==> flow/design.v <==
module tsk(
    input [3:0] state,
    input rst,
    input clk,
    input valid,
    input verify_error,
    input error_verify,
    output reg [3:0] next_state,
    input   start_stop,          
            small_letter,        
            capital_letter,      
            number,              
            hex_digit,           
            punctuation_basic,   
            punctuation_finance,  
            parentheses,         
            curly_braces,        
            math_symbol,         
            whitespace,          
            vowel,               
            consonant,           
            other                
);
    localparam  
               IDLE =  0, 
               START = 1,
               STOP =  2,
               ERROR = 3,
               NUMBER = 4,
               MATHSYMBOL = 5,
               CAPPITALLETTER = 6;
    reg [2:0] k;
    always @(posedge clk)
        if (rst) begin
            next_state <= 0;
            k <= 0;
        end 
        else 
        begin
            if ((state == STOP)||valid||(state == ERROR))
            begin
                k <= (state == NUMBER || state == CAPPITALLETTER) ? k + 1 : 0;
                case (state)
                    IDLE        : next_state <= start_stop ? START : IDLE;
                    START       : next_state <= 
                                                number 
                                                ? 4 : ERROR;
                    ERROR       : next_state <= (error_verify||(start_stop&&valid)) ? IDLE : ERROR;  
                    default     : next_state <= IDLE;  
                    NUMBER: next_state <= (k < 4 && number) ? NUMBER : 
                                          (k > 1 && math_symbol) ? MATHSYMBOL : ERROR;
                    MATHSYMBOL: next_state <= capital_letter ? CAPPITALLETTER : ERROR;
                    CAPPITALLETTER: next_state <= (k < 3 && capital_letter) ? CAPPITALLETTER : 
                                                  (start_stop) ? STOP : ERROR;
                endcase
            end
        end
endmodule
# Reports on tsk
# Tool output for the design above, in the order of the flow.
# Lines are those of the file above, counted from 1.
# Operators carry their Yosys type and port widths (W data, S select, Z words).
# Cell names lack the library's common part.
# A cell with n/a has no value.
# inputs
design,tsk
clk_port,clk
library,sky130hd
pvt_corner,tt_025C_1v80

# Elaborated design
# Source: Yosys, flattened and elaborated, memories not mapped. Widths are those after wreduce; folded enables and synchronous resets count as part of the registers. Registers that Yosys merges into a memory's read port (data or address) are not register bits. Print and check cells do not count. Equal cells are merged and count once.
# op_classes
reduce_and_logical,9
equal,6
cmp,3
n_mux,10
n_addsub,1
# op_table
operator,count
$pmux W3 S6,1
$mux W3,6
$eq A4 B3 Y1 const B,3
$eq A4 B2 Y1 const B,2
$logic_and A1 B1 Y1,4
$logic_or A1 B1 Y1,4
$eq A4 B1 Y1 const B,1
$logic_not A4 Y1,1
$add A3 B1 Y3 const B,1
$gt A3 B1 Y1 const B,1
$lt A3 B2 Y1 const B,1
$lt A3 B3 Y1 const B,1
$mux W2,1
$mux W1,2
# bits
inputBits,23
output_inout_bits,4
reg_bits,7

# Depth
# Yosys ltp: most cells in a row. Word level: on the elaborated netlist, between registers, memories and ports. Mapped: between sequential cells and ports; inverters and the memories' decode and read muxes count.
# logic_depth
ltp_word,5
ABC_AREA,0
mapped_depth,7

# Mapped cells and area
# The flow's flattened synthesis, as Yosys stat reports it; memories are mapped. The netlist is that of the ABC_AREA named above (0 if unset); the other value can give another one.
# The area totals of this step are shown rounded.
# mapped
sequential_area_um2,120.1
buffers,2
mapped_area_um2,486.7
cells,61
ffs,6
# types
cell,count
dfxtp_1,6
a21oi_1,6
nand3b_1,4
ha_1,2
a211oi_1,3
or4b_1,2
nand2_1,4
nor2_1,4
o31ai_1,2
nand2b_4,1
a31oi_1,2
mux2_1,1
mux2i_1,1
nand3_1,2
nor3_1,2
o21ai_0,2
o21ba_2,1
a2111oi_0,1
# Not listed: further types 14, cells in them 15.

# Timing after synthesis
# OpenSTA on the mapped netlist: ideal clock, no wires. The path of least setup slack (recovery checks aside). Input and output delay are each 20% of the period. Register names are those of the netlist, which keeps one name where synthesis merged equal registers.
# synth_timing
path_type,input to register
start,in state[1]
end,reg next_state[0]
t_arrival_ns,1.374
launch_ns,0.342
n_path_buf,1
path_delay_ns,1.119
tclk_ns,1.71
setup_time_ns,0.087
in_delay_ns,0.342
required_ns,1.623
stages,5
setup_slack_ns,0.249
period_less_setup_slack_ns,1.461
# "path_delay_ns" = arrival - input delay + setup time.
# "stages": output pins that drive a net of the path, with the launching flip-flop's if there is one; two outputs of one cell count as two.
# "period_less_setup_slack_ns" is the clock period less the worst setup slack; recovery checks do not enter. This is arithmetic on one report: input and output delays are still those of the set period (20% each).
# The rows between start and end are the longest chain of elaborated cells between them; the timing report does not say that the signal goes this way. Where chains are equally long, one stands for them.
# Each line given opens the expression or statement behind the cell; cells for indexed reads and writes are added by Yosys, which also makes memories of some case tables.
# A register here has more assigning lines than the two given.
# synth_via
path_cell_list,buf_2 or4b_1 a31oi_1 a31oi_1 o31ai_1
elab_chain_len,3
cone_cells,10
cone_classes,6 x eq/ne; 1 x mux; 3 x reduce/logical
# synth_rtl
item,line_no,source
start: declaration,2,"input [3:0] state,"
$eq A4 B2 Y1,40,if ((state == STOP)||valid||(state == ERROR))
$logic_or A1 B1 Y1 (2 in a row),40,
end: assignment,44,IDLE        : next_state <= start_stop ? START : IDLE;
end: assignment,45,START       : next_state <=
end: declaration,8,"output reg [3:0] next_state,"

# Path in the finished layout
# Path of least setup slack in the final report of run 1 (OpenROAD, finished layout, wires in). Where an end is a register, its clock arrival counts in the times.
# layout_timing
path_type,register to output
start,reg next_state[1]
end,out next_state[1]
launch_ns,0.24
tclk_ns,2.14
setup_slack_ns,0.60
required_ns,1.71
n_path_buf,1
stages,2
t_arrival_ns,1.11
output_delay_ns,0.43
# A register here has more assigning lines than the two given.
# layout_via
path_cell_list,dfxtp_1 clkdlybuf4s50_1
elab_chain_len,0
cone_cells,0
lines_between,0
# layout_rtl
item,line_no,source
start: declaration,8,"output reg [3:0] next_state,"
start: assignment,44,IDLE        : next_state <= start_stop ? START : IDLE;
start: assignment,45,START       : next_state <=
end: declaration,8,

# Measured data: module tsk, platform sky130hd, 2 stored runs of the flow under differing settings, order arbitrary. Input and output delays are each 20% of the period that was set; the output load is 0.01 pF.
# "timing.achieved_period_ns": clock period set for the run, less the worst setup slack. It is reckoned from that one timing run; input and output delays stay at 20% of the period that was set.
# By "timing.worst_path_ns" is meant the share of the clock period that the worst setup path is allowed (20% is reserved at inputs, 20% at outputs), minus its slack. Clock arrival times at its registers enter into it.
# "fin_power_uw" rests on the timing tool's default activity at the inputs, not on a simulated workload.
# The measured numbers are rounded.
# Settings: -- = not set for that run.
name,run 1,run 2
period_ns,2.14,1.07
CORE_UTILIZATION,20,15
SETUP_SLACK_MARGIN,0.6,0.14
PLACE_DENSITY_LB_ADDON,0.03,--
CORE_ASPECT_RATIO,1.26,1.45
CORE_MARGIN,9,2
CELL_PAD_IN_SITES_GLOBAL_PLACEMENT,1,--
CELL_PAD_IN_SITES_DETAIL_PLACEMENT,1,1
TNS_END_PERCENT,70,--
GPL_ROUTABILITY_DRIVEN,0,--
CTS_CLUSTER_SIZE,32,--
CAP_MARGIN,20,30
SLEW_MARGIN,20,40
PLACE_DENSITY,--,0.82
synthesis_area_um2,486.7,486.7
design.die.area_um2,4545,3724
finish.stdcell_area_um2,827.0,996.0
layout_utilization_pct,36.6,32.5
setup_worst_slack_ns,0.604,-0.296
setup_tns_ns,0.000,-0.883
hold_worst_slack_ns,0.488,0.460
fin_power_uw,312.5,800.5
timing.achieved_period_ns,1.536,1.366
timing.worst_path_ns,1.11,1.37
worst_path_kind,register to output,register to register
